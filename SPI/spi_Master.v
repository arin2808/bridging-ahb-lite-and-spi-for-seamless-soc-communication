==> flow/design.v <==
`timescale 1ns / 1ps
module spi(
input wire clk,
input wire reset,
input wire[15:0]datain,
output wire spi_cs_l,
output wire spi_sclk,
output wire spi_data,
output [4:0]counter
);
reg[15:0]MOSI;
reg[4:0]count;
reg cs_l;
reg sclk;
reg[2:0]state;
always@(posedge clk or posedge reset)
if(reset)begin
     MOSI <= 16'b0; 
     count <= 5'd16;
     cs_l <= 1'b1;
     sclk <= 1'b0;
end 
else begin
case(state)
     0:begin
     sclk <= 1'b0;
     cs_l <= 1'b1;
     state <= 1;
     end 
     1:begin
     sclk <= 1'b0;
     cs_l <= 1'b0;
     MOSI <= datain[count-1];
     count <= count-1;
     state <= 2;
     end 
     2:begin
     sclk <= 1'b1;
     if( count>0 )
     state <= 1;
     else begin
          count<=16;
     state<=0;
     end 
end
default:state<=0;
endcase
end
assign spi_cs_l = cs_l;
assign spi_sclk = sclk;
assign spi_data = MOSI;
assign counter = count;
endmodule
# Reports on spi
# What the tools print for spi, step after step.
# Line numbers count from 1 in the design file above.
# Operators carry their Yosys type and port widths (W data, S select, Z words).
# Library cell names are shortened.
# Not given: --
[inputs]
top = "spi"
clk_port = "clk"
lib = "sky130hd"
lib_corner = "tt_025C_1v80"

# After elaboration
# Yosys after proc, flatten, opt, wreduce and memory -nomap, before mapping. Memory bits, and registers merged into a memory's read port (data or address), are not among the register bits. Print and check cells are not counted.
[classes]
equal = 3
muxes = 6
reduce_logical = 6
addsub = 1
compare = 1
shift = 1
[op_table]
columns = ["cell", "count"]
rows = [
  ["$shiftx A16 B32 Y1", 1],
  ["$pmux W5 S2", 1],
  ["$reduce_bool A2 Y1", 3],
  ["$sub A5 B1 Y6 const B", 1],
  ["$pmux W2 S3", 1],
  ["$gt A5 B1 Y1 const B", 1],
  ["$mux W5", 1],
  ["$pmux W1 S2", 2],
  ["$eq A3 B1 Y1 const B", 1],
  ["$eq A3 B2 Y1 const B", 1],
  ["$logic_not A3 Y1", 1],
  ["$ne A2 B2 Y1 const B", 1],
  ["$reduce_and A2 Y1", 1],
  ["$reduce_or A2 Y1", 1],
  ["$mux W1", 1],
]
[word_totals]
in_bits = 18
out_inout_bits = 8
register_bits = 11

# Longest topological paths
# Depth = most cells in a row (Yosys ltp): at word level without a register or memory, in the mapped netlist without a sequential cell, where the memories' decode and read muxes count.
[logic_depth]
depth_word = 3
abc_area = 0
ltp_mapped = 8

# Mapped cells and area
# Source: synth_stat.txt of the flow (Yosys; design flattened, memories mapped). It holds for the ABC_AREA given above (unset counts as 0); a run with the other value may have another netlist.
[synth_totals]
cells = 74
area_um2 = 768.2
ff_cells = 11
buffers = 5
seqArea_um2 = 272.8
[by_type]
columns = ["type", "count"]
rows = [
  ["dfrtp_1", 6],
  ["dfstp_2", 2],
  ["mux4_1", 2],
  ["dfxtp_1", 2],
  ["mux2i_1", 4],
  ["xnor2_1", 4],
  ["buf_6", 3],
  ["edfxtp_1", 1],
  ["nand2_1", 8],
  ["nor2_1", 7],
  ["ha_1", 2],
  ["o21ai_0", 5],
  ["mux2_2", 2],
  ["nand2b_1", 3],
  ["nor2b_1", 3],
  ["nor3_4", 1],
  ["o311ai_2", 1],
  ["xor2_2", 1],
]
# Other cell types: 13; their cells: 17.

# Worst setup path after synthesis
# OpenSTA on the mapped netlist: ideal clock, no wires. The path of least setup slack (recovery checks aside). Input and output delay are each 20% of the period. Register names are those of the netlist, which keeps one name where synthesis merged equal registers.
[synth_path]
path_type = "reg-to-reg"
startpoint = "register count[0]"
endpoint = "register MOSI[0]"
path_delay_ns = 1.842
path_slack_ns = -0.072
stages = 9
launch_ns = 0.000
arrival_ns = 1.706
clock_period_ns = 1.77
synth_period_reached_ns = 1.842
# "path_delay_ns" = arrival - input delay + setup time.
# "stages" counts driving pins, that of a launching flip-flop among them; a cell with two outputs on the path counts twice.
# "synth_period_reached_ns" = period - worst setup slack (recovery checks aside). The figure is calculated, with input and output delays left at 20% of the set period.
# The rows between start and end are the longest chain of elaborated cells between them; the timing report does not say that the signal goes this way. Where chains are equally long, one stands for them.
# A line is the first line of the expression or statement that the cell stems from. Yosys adds cells for indexed reads and writes and turns some case tables into memories.
# At most two assigning lines are given for a register; there are more.
[synth_via]
path_cell_list = "dfrtp_1 -> buf_6 -> inv_1 -> ha_1 -> buf_6 -> mux4_1 -> mux2_2 -> nand4_2 -> o311ai_2"
elab_chain_cells = 2
cells_between = 2
cone_classes = "add/sub: 1; shift: 1"
[synth_lines]
columns = ["item", "line_no", "source"]
rows = [
  ["start: declaration", 12, "reg[4:0]count;"],
  ["start: assignment", 19, "count <= 5'd16;"],
  ["start: assignment", 34, "count <= count-1;"],
  ["$sub A5 B1 Y6", 33, "MOSI <= datain[count-1];"],
  ["$shiftx A16 B32 Y1", 33, ""],
  ["end: assignment", 18, "MOSI <= 16'b0;"],
  ["end: assignment", 33, ""],
  ["end: declaration", 11, "reg[15:0]MOSI;"],
]

# Timing after layout
# Path of least setup slack in the final report of flow run 1 (OpenROAD, finished layout, wires in). Where an end is a register, its clock arrival counts in the times.
[layout_path]
path_type = "reg-to-reg"
startpoint = "register count[1]"
endpoint = "register MOSI[0]"
clock_period_ns = 2.29
launch_ns = 0.26
stages = 7
path_slack_ns = 0.37
arrival_ns = 2.06
# The rows between start and end are the longest chain of elaborated cells between them; the timing report does not say that the signal goes this way. Where chains are equally long, one stands for them.
# At most two assigning lines are given for a register; there are more.
[layout_via]
path_cell_list = "dfrtp_1 -> inv_1 -> ha_2 -> mux4_1 -> mux2_2 -> nand4_2 -> o311ai_2"
elab_chain_cells = 2
cells_between = 2
cone_classes = "add/sub: 1; shift: 1"
[layout_lines]
columns = ["item", "line_no", "source"]
rows = [
  ["start: declaration", 12, "reg[4:0]count;"],
  ["start: assignment", 19, "count <= 5'd16;"],
  ["start: assignment", 34, "count <= count-1;"],
  ["$sub A5 B1 Y6", 33, "MOSI <= datain[count-1];"],
  ["$shiftx A16 B32 Y1", 33, ""],
  ["end: assignment", 18, "MOSI <= 16'b0;"],
  ["end: assignment", 33, ""],
  ["end: declaration", 11, "reg[15:0]MOSI;"],
]

# Module spi, platform sky130hd: 2 stored runs of the flow (Yosys, OpenROAD) with differing settings, in no particular order. Input and output delays are each 20% of the period that was set; the output load is 0.01 pF.
# "achievedPeriod_ns" = clock period - worst setup slack. The figure is calculated, with input and output delays left at 20% of the set period.
# By "worst_setup_path_time_ns" is meant the share of the clock period that the worst setup path is allowed (20% is reserved at inputs, 20% at outputs), minus its slack. Clock arrival times at its registers enter into it.

[[run]]
name = "flow run 1"
[run.settings]
period_ns = 2.29
SETUP_SLACK_MARGIN = 0.28
CAP_MARGIN = 20
CORE_MARGIN = 2
CORE_UTILIZATION = 40
SLEW_MARGIN = 20
[run.results]
post_synth_area_um2 = 768.2
design_die_area_um2 = 2287.2
layout_utilization_pct = 59.2
setup_ws_ns = 0.367
setup_tns_ns = 0.000
achievedPeriod_ns = 1.923
worst_setup_path_time_ns = 1.92
path_kind = "reg-to-reg"

[[run]]
name = "flow run 2"
[run.settings]
period_ns = 1.38
CORE_UTILIZATION = 42
PLACE_DENSITY_LB_ADDON = 0.01
CORE_ASPECT_RATIO = 1.88
CORE_MARGIN = 2
CELL_PAD_IN_SITES_GLOBAL_PLACEMENT = 1
CELL_PAD_IN_SITES_DETAIL_PLACEMENT = 2
TNS_END_PERCENT = 100
CTS_CLUSTER_DIAMETER = 343
SLEW_MARGIN = 30
CAP_MARGIN = 20
[run.results]
outcome = "did not finish, placement stopped with DPL-0033"
