==> flow/design.v <==
module spi_master (
    input  wire        clk,                 
    input  wire        reset_n,             
    output reg         spi_clk,             
    output reg         spi_mosi,            
    input  wire        spi_miso,            
    output reg         spi_cs0,             
    output reg         spi_cs1,             
    input  wire [40:0] Tx_FIFO_data_in,     
    output reg         Tx_FIFO_read_en,     
    input  wire        Tx_FIFO_empty,       
    output reg [31:0]  Rx_FIFO_data_out,    
    output reg         Rx_FIFO_write_en,    
    input  wire        Rx_FIFO_full         
);
    reg [40:0] shift_reg;                   
    reg [5:0]  bit_count;                   
    reg [31:0] rx_data;                     
    reg        rx_valid;                    
    reg        wr_rd_en;                    
    reg        chip_sel;                    
    reg [6:0]  addr;                        
    reg [31:0] data;                        
    reg [1:0]  state;                       
    localparam IDLE      = 2'd0,            
               LOAD      = 2'd1,            
               SEND      = 2'd2,            
               WRITE_RX  = 2'd3;            
    parameter SPI_CLK_DIV = 4;  
    reg [2:0] clk_div_cnt;
    reg spi_clk_en;
    always @(posedge clk or negedge reset_n) begin
        if (!reset_n) begin
            clk_div_cnt <= 0;
            spi_clk_en  <= 0;
        end else if (state == SEND) begin
            if (clk_div_cnt == (SPI_CLK_DIV-1)) begin
                clk_div_cnt <= 0;
                spi_clk_en  <= 1;
            end else begin
                clk_div_cnt <= clk_div_cnt + 1;
                spi_clk_en  <= 0;
            end
        end else begin
            clk_div_cnt <= 0;
            spi_clk_en  <= 0;
        end
    end
    always @(posedge clk or negedge reset_n) begin
        if (!reset_n) begin
            state             <= IDLE;
            spi_clk           <= 1'b0;
            spi_mosi          <= 1'b0;
            spi_cs0           <= 1'b1;
            spi_cs1           <= 1'b1;
            Tx_FIFO_read_en   <= 1'b0;
            Rx_FIFO_write_en  <= 1'b0;
            Rx_FIFO_data_out  <= 32'd0;
            shift_reg         <= 41'd0;
            bit_count         <= 6'd0;
            rx_data           <= 32'd0;
            rx_valid          <= 1'b0;
            wr_rd_en          <= 1'b0;
            chip_sel          <= 1'b0;
            addr              <= 7'd0;
            data              <= 32'd0;
        end else begin
            Tx_FIFO_read_en  <= 1'b0;
            Rx_FIFO_write_en <= 1'b0;
            case (state)
                IDLE: begin
                    spi_clk  <= 1'b0;
                    spi_cs0  <= 1'b1;
                    spi_cs1  <= 1'b1;
                    if (!Tx_FIFO_empty) begin
                        state <= LOAD;
                    end
                end
                LOAD: begin
                    shift_reg       <= Tx_FIFO_data_in;
                    wr_rd_en        <= Tx_FIFO_data_in[40];
                    chip_sel        <= Tx_FIFO_data_in[39];
                    addr            <= Tx_FIFO_data_in[38:32];
                    data            <= Tx_FIFO_data_in[31:0];
                    spi_cs0         <= (Tx_FIFO_data_in[39] == 1'b0) ? 1'b0 : 1'b1;
                    spi_cs1         <= (Tx_FIFO_data_in[39] == 1'b1) ? 1'b0 : 1'b1;
                    bit_count       <= 6'd0;
                    rx_valid        <= 1'b0;
                    rx_data         <= 32'd0;
                    Tx_FIFO_read_en <= 1'b1;
                    spi_clk         <= 1'b0;
                    state           <= SEND;
                end
                SEND: begin
                    if (spi_clk_en) begin
                        spi_clk <= ~spi_clk;
                        if (!spi_clk) begin
                            spi_mosi <= shift_reg[40 - bit_count];
                        end else begin
                            if (!wr_rd_en && bit_count >= 6'd9 && bit_count <= 6'd40) begin
                                rx_data[40 - bit_count] <= spi_miso;  
                            end
                            bit_count <= bit_count + 1'b1;
                            if (bit_count == 6'd40) begin
                                spi_cs0 <= 1'b1;  
                                spi_cs1 <= 1'b1;
                                rx_valid <= !wr_rd_en;  
                                state <= (!wr_rd_en) ? WRITE_RX : IDLE;
                            end
                        end
                    end
                end
                WRITE_RX: begin
                    if (!Rx_FIFO_full && rx_valid) begin
                        Rx_FIFO_data_out <= rx_data;
                        Rx_FIFO_write_en <= 1'b1;
                        rx_valid <= 1'b0;
                        state <= IDLE;
                    end
                end
            endcase
        end
    end
endmodule
---- Tool chain data of spi_master ----
Tool output for the design above, in the order of the flow.
Line numbers count from 1 in the design file above.
Library cell names are shortened.
The mark - stands for no value.
design
  design top .............................. spi_master
  clock port .............................. clk
  cell library ............................ sky130hd
  library corner .......................... tt_025C_1v80

---- Word-level counts ----
Source: Yosys, flattened and elaborated, memories not mapped. Widths are those after wreduce. Registers that Yosys merges into a memory's read port (data or address) are not register bits. Print and check cells do not count. Equal cells are merged and count once.
word-level totals
  register bits ........................... 125
  word-level cells ........................ 96
cells by class
  $add $sub $neg .......................... 4
  $lt $le $gt $ge ......................... 2
  equal/unequal tests ..................... 11
  shifts and indexed selects .............. 3
  mux-type cells .......................... 35
  bitwise operators ....................... 5
  reduce/logical cells .................... 21
operator list
  kind                                                                          count
  32-bit 2-to-1 mux                                                             3
  32-bit parallel mux with 2-bit select                                         1
  41-bit by 32-bit indexed select with 1-bit output                             1
  1-bit by 33-bit variable shift with 32-bit output                             1
  1-bit by 33-bit variable shift with 32-bit output with constant A             1
  32-bit negator with 33-bit output                                             1
  32-bit bitwise AND                                                            1
  32-bit bitwise OR                                                             1
  32-bit inverter                                                               1
  1-bit 2-to-1 mux                                                              15
  2-bit != test with constant B                                                 6
  6-bit parallel mux with 2-bit select                                          1
  6-bit 2-to-1 mux                                                              2
  2-bit 2-to-1 mux                                                              6
  1-bit parallel mux with 3-bit select                                          3
  4-bit AND reduction                                                           2
  2-bit parallel mux with 4-bit select                                          1
  6-bit by 6-bit subtractor with 7-bit output with constant A                   1
  3-bit AND reduction                                                           2
  3-bit nonzero test                                                            2
  6-bit by 1-bit adder with 6-bit output with constant B                        1
  6-bit by 4-bit greater-or-equal comparator with 1-bit output with constant B  1
  6-bit <= comparator with constant B                                           1
  6-bit == test with constant B                                                 1
  6-bit AND reduction                                                           1
  3-bit 2-to-1 mux                                                              2
  5-bit AND reduction                                                           1
  2-bit == test with constant B                                                 2
Not listed: further kinds 12, cells in them 19.

---- Longest topological paths ----
Longest topological path by Yosys (ltp), each cell counted once; first at word level (registers and memories cut), then after technology mapping (sequential cells cut; the memories' decode and read muxes count).
logic depth
  depth after elaboration ................. 10
  ABC_AREA ................................ 0
  depth in mapped cells ................... 17

---- Netlist ----
The flow's flattened synthesis, as Yosys stat reports it; memories are mapped. The netlist is that of the ABC_AREA named above (0 if unset); the other value can give another one.
cells by type
  type      count
  dfrtp_1   123
  nand2_1   133
  mux2_2    41
  mux4_2    10
  o211ai_1  29
  o21ai_0   33
  ha_1      13
  nand3_1   18
  dfstp_2   3
  nor2_1    21
  clkbuf_1  19
  a21oi_1   13
  mux2i_1   6
  o31ai_1   7
  xnor2_1   6
  a21o_1    6
  inv_1     12
  o22ai_1   7
Not listed: further types 47, cells in them 94.
mapped netlist
  mapped cells ............................ 594
  synthesis area .......................... 6243.5 um^2
  area of sequential cells ................ 3156.8 um^2
  mapped flip-flops ....................... 126
  buffer cells ............................ 29

---- Timing after synthesis ----
Source: OpenSTA report_checks on the synthesized netlist (no wires, ideal clock, input and output delay 20% of the period each), path of least setup slack; recovery checks are left aside. Register names are those of the netlist, which keeps one name where synthesis merged equal registers.
timing path after synthesis
  path kind ............................... reg-to-reg
  start ................................... register bit_count[0]
  end ..................................... register rx_data[2]
  period .................................. 4.3 ns
  setup time .............................. 0.066 ns
  time at the first pin ................... 0.000 ns
  data arrival time ....................... 3.848 ns
  required time ........................... 4.234 ns
  path slack .............................. 0.386 ns
  delay of the path ....................... 3.914 ns
  stages .................................. 16
  period reached after synthesis .......... 3.914 ns
"delay of the path" = arrival - input delay + setup time.
"stages" counts driving pins, that of a launching flip-flop among them; a cell with two outputs on the path counts twice.
"period reached after synthesis" is the clock period less the worst setup slack; recovery checks do not enter. This is arithmetic on one report: input and output delays are still those of the set period (20% each).
Between the ends stands the longest chain of elaborated cells between them, by number of cells; it is not shown to be the way that was timed. Of several equally long chains one is given.
Each line given opens the expression or statement behind the cell; cells for indexed reads and writes are added by Yosys, which also makes memories of some case tables.
A register here has more assigning lines than the two given.
Lines with a computed index may be missing from the assigning lines.
between the ends, after synthesis
  path through ............................ dfrtp_1 -> buf_4 -> or3_4 -> a21oi_4 -> xnor2_1 -> clkbuf_1 -> nand3_1 -> inv_1 -> ha_1 -> or4bb_1 -> a21oi_1 -> nand4b_1 -> or3_1 -> buf_2 -> o22ai_1 -> a31o_1
  length of the longest elaborated chain .. 10
  elaborated cells on any way between the ends .. 17
  classes of those cells .................. add/sub: 2; compare: 2; eq/ne: 1; shift: 2; mux: 4; logic: 3; reduce/logical: 3
ends and longest elaborated chain, after synthesis
  element                                            RTL line  source
  from (decl)                                        17        reg [5:0]  bit_count;
  from (assign)                                      60        bit_count         <= 6'd0;
  from (assign)                                      103       bit_count <= bit_count + 1'b1;
  6-bit by 6-bit subtractor with 7-bit output        101       rx_data[40 - bit_count] <= spi_miso;
  32-bit negator with 33-bit output                  101
  1-bit by 33-bit variable shift with 32-bit output  101
  32-bit inverter                                    101
  32-bit bitwise AND                                 101
  32-bit bitwise OR                                  101
  32-bit 2-to-1 mux                                  100       if (!wr_rd_en && bit_count >= 6'd9 && bit_count <= 6'd40) begin
  32-bit 2-to-1 mux                                  97        if (!spi_clk) begin
  32-bit 2-to-1 mux                                  95        if (spi_clk_en) begin
  32-bit parallel mux with 2-bit select              70        case (state)
  to (assign)                                        61        rx_data           <= 32'd0;
  to (assign)                                        89        rx_data         <= 32'd0;
  to (decl)                                          18        reg [31:0] rx_data;

---- Path in the finished layout ----
From the final timing report of flow run A: the path of least setup slack in the routed layout; clock arrival at registers is part of the times.
timing path post-layout
  path kind ............................... reg-to-reg
  start ................................... register bit_count[1]
  end ..................................... register rx_data[14]
  period .................................. 4.32 ns
  setup time .............................. 0.06 ns
  time at the first pin ................... 0.42 ns
  data arrival time ....................... 4.53 ns
  required time ........................... 4.68 ns
  path slack .............................. 0.14 ns
  stages .................................. 14
Between the ends stands the longest chain of elaborated cells between them, by number of cells; it is not shown to be the way that was timed. Of several equally long chains one is given.
A register here has more assigning lines than the two given.
Lines with a computed index may be missing from the assigning lines.
between the ends, post-layout
  path through ............................ dfrtp_1 -> inv_1 -> ha_1 -> nor4b_1 -> a32oi_1 -> nor2_1 -> nand2_1 -> ha_1 -> or4bb_1 -> a21oi_1 -> nand4b_1 -> or3_1 -> o22ai_1 -> a21o_1
  length of the longest elaborated chain .. 10
  elaborated cells on any way between the ends .. 17
  classes of those cells .................. add/sub: 2; compare: 2; eq/ne: 1; shift: 2; mux: 4; logic: 3; reduce/logical: 3
ends and longest elaborated chain, post-layout
  element                                            RTL line  source
  from (decl)                                        17        reg [5:0]  bit_count;
  from (assign)                                      60        bit_count         <= 6'd0;
  from (assign)                                      103       bit_count <= bit_count + 1'b1;
  6-bit by 6-bit subtractor with 7-bit output        101       rx_data[40 - bit_count] <= spi_miso;
  32-bit negator with 33-bit output                  101
  1-bit by 33-bit variable shift with 32-bit output  101
  32-bit inverter                                    101
  32-bit bitwise AND                                 101
  32-bit bitwise OR                                  101
  32-bit 2-to-1 mux                                  100       if (!wr_rd_en && bit_count >= 6'd9 && bit_count <= 6'd40) begin
  32-bit 2-to-1 mux                                  97        if (!spi_clk) begin
  32-bit 2-to-1 mux                                  95        if (spi_clk_en) begin
  32-bit parallel mux with 2-bit select              70        case (state)
  to (assign)                                        61        rx_data           <= 32'd0;
  to (assign)                                        89        rx_data         <= 32'd0;
  to (decl)                                          18        reg [31:0] rx_data;

Lab notebook: spi_master

Measured data: module spi_master, platform sky130hd, 2 stored runs of the flow under differing settings, order arbitrary. Input and output delays are each 20% of the period that was set; the output load is 0.01 pF.
"achieved clock period (ns)" = clock period - worst setup slack. The figure is calculated, with input and output delays left at 20% of the set period.
"finish__power__total": no workload was simulated; the value follows from the tool's default switching activity.

Flow files of flow run A
==> flow/run.sh <==
#!/bin/bash
# the make line also repeats the synthesis and layout settings of config.mk as NAME=value (left out here)
make -C /OpenROAD-flow-scripts/flow DESIGN_CONFIG=/design/flow/config.mk WORK_HOME=/design/flow/orfs CLKGATE_MAP_FILE= finish
==> flow/config.mk <==
export PLATFORM = sky130hd
export DESIGN_NAME = spi_master
export DESIGN_NICKNAME = spi_master
export VERILOG_FILES = /design/flow/design.v
export SDC_FILE = /design/flow/constraint.sdc
export NUM_CORES = 4
export LEC_CHECK = 0
export CAP_MARGIN = 20
export CELL_PAD_IN_SITES_DETAIL_PLACEMENT = 0
export CORE_ASPECT_RATIO = 0.93
export CORE_MARGIN = 2
export CORE_UTILIZATION = 20
export CTS_CLUSTER_DIAMETER = 283
export MAX_ROUTING_LAYER = met5
export PLACE_DENSITY_LB_ADDON = 0.2
export SETUP_SLACK_MARGIN = -0.29
export SLEW_MARGIN = 5
==> flow/constraint.sdc <==
create_clock -name core_clock -period 4.32 [get_ports {clk}]
set_input_delay 0.8640 -clock core_clock [delete_from_list [all_inputs] [get_ports {clk}]]
set_output_delay 0.8640 -clock core_clock [all_outputs]
set_load 0.01 [all_outputs]

report of flow run A
yosys chip area after synthesis (um^2): 6243.5
finish__design__die__area: 32648.4
finish__design__instance__area__stdcell: 8197.9
finish__design__instance__utilization: 0.2662
finish__timing__setup__ws: 0.141
finish__timing__setup__tns: 0.000
finish__timing__hold__ws: 0.341
finish__power__total: 5.205e-03
achieved clock period (ns): 4.179

Flow files of flow run B
==> flow/run.sh <==
#!/bin/bash
# the make line also repeats the synthesis and layout settings of config.mk as NAME=value (left out here)
make -C /OpenROAD-flow-scripts/flow DESIGN_CONFIG=/design/flow/config.mk WORK_HOME=/design/flow/orfs CLKGATE_MAP_FILE= finish
==> flow/config.mk <==
export PLATFORM = sky130hd
export DESIGN_NAME = spi_master
export DESIGN_NICKNAME = spi_master
export VERILOG_FILES = /design/flow/design.v
export SDC_FILE = /design/flow/constraint.sdc
export NUM_CORES = 4
export LEC_CHECK = 0
export CAP_MARGIN = 20
export CELL_PAD_IN_SITES_GLOBAL_PLACEMENT = 1
export CORE_MARGIN = 9
export CORE_UTILIZATION = 52
export CTS_CLUSTER_SIZE = 97
export MIN_ROUTING_LAYER = met1
export PLACE_DENSITY = 0.76
export SLEW_MARGIN = 30
==> flow/constraint.sdc <==
create_clock -name core_clock -period 2.94 [get_ports {clk}]
set_input_delay 0.5880 -clock core_clock [delete_from_list [all_inputs] [get_ports {clk}]]
set_output_delay 0.5880 -clock core_clock [all_outputs]
set_load 0.01 [all_outputs]

report of flow run B
yosys chip area after synthesis (um^2): 6243.5
finish__design__die__area: 16275.4
finish__design__instance__area__stdcell: 8490.6
finish__design__instance__utilization: 0.7342
finish__timing__setup__ws: -0.411
finish__timing__setup__tns: -10.203
finish__timing__hold__ws: 0.208
finish__power__total: 7.929e-03
achieved clock period (ns): 3.351
