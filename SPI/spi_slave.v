==> flow/design.v <==
`timescale 1ns / 1ps
module spi_slave (
    input wire clk,       
    input wire rst,       
    input wire sclk,      
    input wire cs,        
    input wire mosi,      
    output reg miso,      
    output reg [15:0] rx_data, 
    input  wire [15:0] tx_data   
);
reg [3:0] bit_cnt;      
reg [15:0] shift_reg_in;   
reg [15:0] shift_reg_out;  
reg sclk_prev;             
reg active;                
always @(posedge clk) begin
    if (rst) begin
        rx_data <= 16'b0;
        shift_reg_in <= 16'b0;
        shift_reg_out <= 16'b0;
        miso <= 1'b0;
        bit_cnt <= 4'd0;
        sclk_prev <= 1'b0;
        active <= 1'b0;
    end else begin
        sclk_prev <= sclk;
        if (!cs && !active) begin
            active <= 1'b1;
            bit_cnt <= 4'd15;
            shift_reg_out <= tx_data;
        end
        if (cs) begin
            active <= 1'b0;
            miso <= 1'b0;
        end
        if (active && !cs) begin
            if (!sclk_prev && sclk) begin
                shift_reg_in <= {shift_reg_in[14:0], mosi};
                bit_cnt <= bit_cnt - 1;
            end
            if (sclk_prev && !sclk) begin
                miso <= shift_reg_out[15];
                shift_reg_out <= {shift_reg_out[14:0], 1'b0};
            end
            if (bit_cnt == 0 && sclk_prev && !sclk) begin
                rx_data <= {shift_reg_in[14:0], mosi};  
                active <= 1'b0;
            end
        end
    end
end
endmodule
**Reports on spi_slave**

Tool output for the design above, in the order of the flow.
Lines are those of the file above, counted from 1.
Library cell names are shortened.
Not given: --

- Top module: spi_slave
- Clock input: clk
- Cell library: sky130hd
- Corner: tt_025C_1v80

**Word level**

Yosys after proc, flatten, opt, wreduce and memory -nomap, before mapping. Enables and synchronous resets that opt folds into registers are not counted as muxes. Memory bits, and registers merged into a memory's read port (data or address), are not among the register bits. Print and check cells are not counted. Equal cells are merged and count once.

- Add/subtract/negate cells: 1
- Muxes and demuxes: 13
- Reductions and logical operators: 13

Operators by type and width:

| cell | count |
|---|---|
| two-way mux 16 bit | 3 |
| two-way mux 4 bit | 3 |
| two-way mux 1 bit | 7 |
| logical AND 1 bit | 6 |
| logical NOT 1 bit | 4 |
| AND reduction 2 bit | 2 |
| subtractor 4 x 1 -> 4 bit (second input constant) | 1 |
| logical NOT 4 bit | 1 |

- Register bits: 54
- Word-level cells: 34
- Input bits: 21
- Output and inout port bits: 17

**Logic depth**

Longest topological path by Yosys (ltp), each cell counted once; first at word level (registers and memories cut), then after technology mapping (sequential cells cut; the memories' decode and read muxes count).

- Depth after elaboration: 6
- ABC_AREA: 0
- Mapped depth: 6

**Mapped cells and area**

Source: synth_stat.txt of the flow (Yosys; design flattened, memories mapped). It holds for the ABC_AREA given above (unset counts as 0); a run with the other value may have another netlist.
The area totals of this step are shown rounded.

- Mapped flip-flops: 54
- Chip area (Yosys): 0.00227 mm²
- Area of sequential cells: 0.00108 mm²
- Cells in the netlist: 257

Cell types:

| cell type | count | area in all (µm²) |
|---|---|---|
| dfxtp_1 | 54 | 1.08E+03 |
| nand2_1 | 60 | 225.216 |
| nand2b_1 | 32 | 200.192 |
| mux2i_1 | 18 | 180.173 |
| a311oi_1 | 16 | 140.134 |
| a21oi_1 | 15 | 75.072 |
| nor2_1 | 17 | 63.811 |
| clkbuf_1 | 11 | 41.29 |
| nor3_1 | 8 | 40.038 |
| nand4bb_4 | 1 | 27.526 |
| buf_2 | 5 | 25.024 |
| ha_1 | 2 | 25.024 |
| a211oi_1 | 3 | 22.522 |
| buf_12 | 1 | 20.019 |
| buf_4 | 2 | 15.014 |
| nor4b_2 | 1 | 15.014 |
| and4bb_2 | 1 | 12.512 |
| nand4bb_1 | 1 | 11.261 |

Other cell types: 8; their cells: 9.

**Worst setup path after synthesis**

Source: OpenSTA report_checks on the synthesized netlist (no wires, ideal clock, input and output delay 20% of the period each), path of least setup slack; recovery checks are left aside. Register names are those of the netlist, which keeps one name where synthesis merged equal registers.

- Path type: input to register
- Start point: in sclk
- End point: reg rx_data[10]
- Setup time: 72 ps
- Path delay: 1004 ps
- Clock period: 2030 ps
- Setup slack: 621 ps
- Arrival time: 1338 ps
- Stages on the path: 5
- Synthesis period reached: 1409 ps

"path delay" is the arrival time less input delay plus setup time.
"stages on the path": output pins that drive a net of the path, with the launching flip-flop's if there is one; two outputs of one cell count as two.
"synthesis period reached" = period - worst setup slack (recovery checks aside). The figure is calculated, with input and output delays left at 20% of the set period.
The rows between start and end are the longest chain of elaborated cells between them; the timing report does not say that the signal goes this way. Where chains are equally long, one stands for them.
A line is the first line of the expression or statement that the cell stems from. Yosys adds cells for indexed reads and writes and turns some case tables into memories.

- Path through: nand4bb_4 > nor4b_2 > buf_4 > buf_12 > mux2i_1
- Length of the longest elaborated chain: 3
- Elaborated cells on any way between the ends: 3
- Classes of those cells: 3 x reduce/logical

Ends and longest elaborated chain, after synthesis:

| element | RTL line | text |
|---|---|---|
| from (decl) | 5 | `input wire sclk,` |
| logical NOT 1 bit | 46 | `if (bit_cnt == 0 && sclk_prev && !sclk) begin` |
| logical AND 1 bit | 46 |  |
| AND reduction 2 bit | -- |  |
| to (assign) | 19 | `rx_data <= 16'b0;` |
| to (assign) | 47 | `rx_data <= {shift_reg_in[14:0], mosi};` |
| to (decl) | 9 | `output reg [15:0] rx_data,` |

**Worst path after layout**

Path of least setup slack in the final report of record 1 (OpenROAD, finished layout, wires in). Where an end is a register, its clock arrival counts in the times.
The path's times are printed in steps of 10 ps; the period is the one set.

- Path type: register to register
- Start point: reg sclk_prev
- End point: reg rx_data[0]
- Setup time: 60 ps
- Setup slack: 100 ps
- Arrival time: 1630 ps
- Stages on the path: 6
- Clock period: 1480 ps

The rows between start and end are the longest chain of elaborated cells between them; the timing report does not say that the signal goes this way. Where chains are equally long, one stands for them.

- Path through: dfxtp_1 > nand4bb_4 > nor4b_4 > buf_4 > clkbuf_16 > mux2i_1
- Length of the longest elaborated chain: 3
- Elaborated cells on any way between the ends: 3
- Source lines of those cells: 1
- Classes of those cells: 3 x reduce/logical

Ends and longest elaborated chain, after layout:

| element | RTL line | text |
|---|---|---|
| from (decl) | 15 | `reg sclk_prev;` |
| from (assign) | 24 | `sclk_prev <= 1'b0;` |
| from (assign) | 27 | `sclk_prev <= sclk;` |
| logical AND 1 bit x2 | 46 | `if (bit_cnt == 0 && sclk_prev && !sclk) begin` |
| AND reduction 2 bit | -- |  |
| to (assign) | 19 | `rx_data <= 16'b0;` |
| to (assign) | 47 | `rx_data <= {shift_reg_in[14:0], mosi};` |
| to (decl) | 9 | `output reg [15:0] rx_data,` |

## Implementation results

Settings and measured results of 2 stored flow runs for module spi_slave (sky130hd), not sorted in any way. The constraints put input and output delay at 20% of the set period each and load the outputs with 0.01 pF.
By "achieved clock period" is meant the clock period of the run minus its worst setup slack. This is arithmetic on one report: input and output delays are still those of the set period (20% each).
"worst setup path time": the worst setup path's part of the clock period (all of it between registers, 20% less for each end at a port) less its slack. A launch clock that arrives late makes it longer, a capture clock that arrives late makes it shorter.
"worst setup path time" is known to 10 ps.
The results are shown rounded.

### Record 1

==> flow/run.sh <==
#!/bin/bash
# the make line also repeats the synthesis and layout settings of config.mk as NAME=value (left out here)
make -C /OpenROAD-flow-scripts/flow DESIGN_CONFIG=/design/flow/config.mk WORK_HOME=/design/flow/orfs CLKGATE_MAP_FILE= finish
==> flow/config.mk <==
export PLATFORM = sky130hd
export DESIGN_NAME = spi_slave
export DESIGN_NICKNAME = spi_slave
export VERILOG_FILES = /design/flow/design.v
export SDC_FILE = /design/flow/constraint.sdc
export NUM_CORES = 4
export LEC_CHECK = 0
export ABC_AREA = 0
export CAP_MARGIN = 30
export CORE_MARGIN = 2
export CORE_UTILIZATION = 49
export CTS_CLUSTER_DIAMETER = 148
export CTS_CLUSTER_SIZE = 87
export GPL_ROUTABILITY_DRIVEN = 0
export GPL_TIMING_DRIVEN = 1
export PLACE_DENSITY_LB_ADDON = 0.23
export SLEW_MARGIN = 20
export TNS_END_PERCENT = 50
==> flow/constraint.sdc <==
create_clock -name core_clock -period 1.48 [get_ports {clk}]
set_input_delay 0.2960 -clock core_clock [delete_from_list [all_inputs] [get_ports {clk}]]
set_output_delay 0.2960 -clock core_clock [all_outputs]
set_load 0.01 [all_outputs]

Results of record 1:
- Overall die area: 0.0052 mm²
- Smallest setup slack: 102 ps
- Worst hold slack in the final report: 285 ps
- Achieved clock period: 1378 ps
- Worst setup path time: 1380 ps
- Class of the worst setup path: register to register
- Yosys chip area after synthesis: 0.00227 mm²
- Post-route setup TNS: 0 ps
- Utilization in the final report: 0.644
- Standard-cell area after routing: 0.00284 mm²

### Record 2

==> flow/run.sh <==
#!/bin/bash
# the make line also repeats the synthesis and layout settings of config.mk as NAME=value (left out here)
make -C /OpenROAD-flow-scripts/flow DESIGN_CONFIG=/design/flow/config.mk WORK_HOME=/design/flow/orfs CLKGATE_MAP_FILE= finish
==> flow/config.mk <==
export PLATFORM = sky130hd
export DESIGN_NAME = spi_slave
export DESIGN_NICKNAME = spi_slave
export VERILOG_FILES = /design/flow/design.v
export SDC_FILE = /design/flow/constraint.sdc
export NUM_CORES = 4
export LEC_CHECK = 0
export CAP_MARGIN = 20
export CORE_MARGIN = 2
export CORE_UTILIZATION = 19
export SLEW_MARGIN = 20
==> flow/constraint.sdc <==
create_clock -name core_clock -period 1.38 [get_ports {clk}]
set_input_delay 0.2760 -clock core_clock [delete_from_list [all_inputs] [get_ports {clk}]]
set_output_delay 0.2760 -clock core_clock [all_outputs]
set_load 0.01 [all_outputs]

Results of record 2:
- Worst hold slack in the final report: 440 ps
- Overall die area: 0.0129 mm²
- Yosys chip area after synthesis: 0.00227 mm²
- Post-route setup TNS: 0 ps
- Smallest setup slack: 75 ps
- Worst setup path time: 1310 ps
- Class of the worst setup path: register to register
- Standard-cell area after routing: 0.00305 mm²
- Utilization in the final report: 0.264
- Achieved clock period: 1305 ps
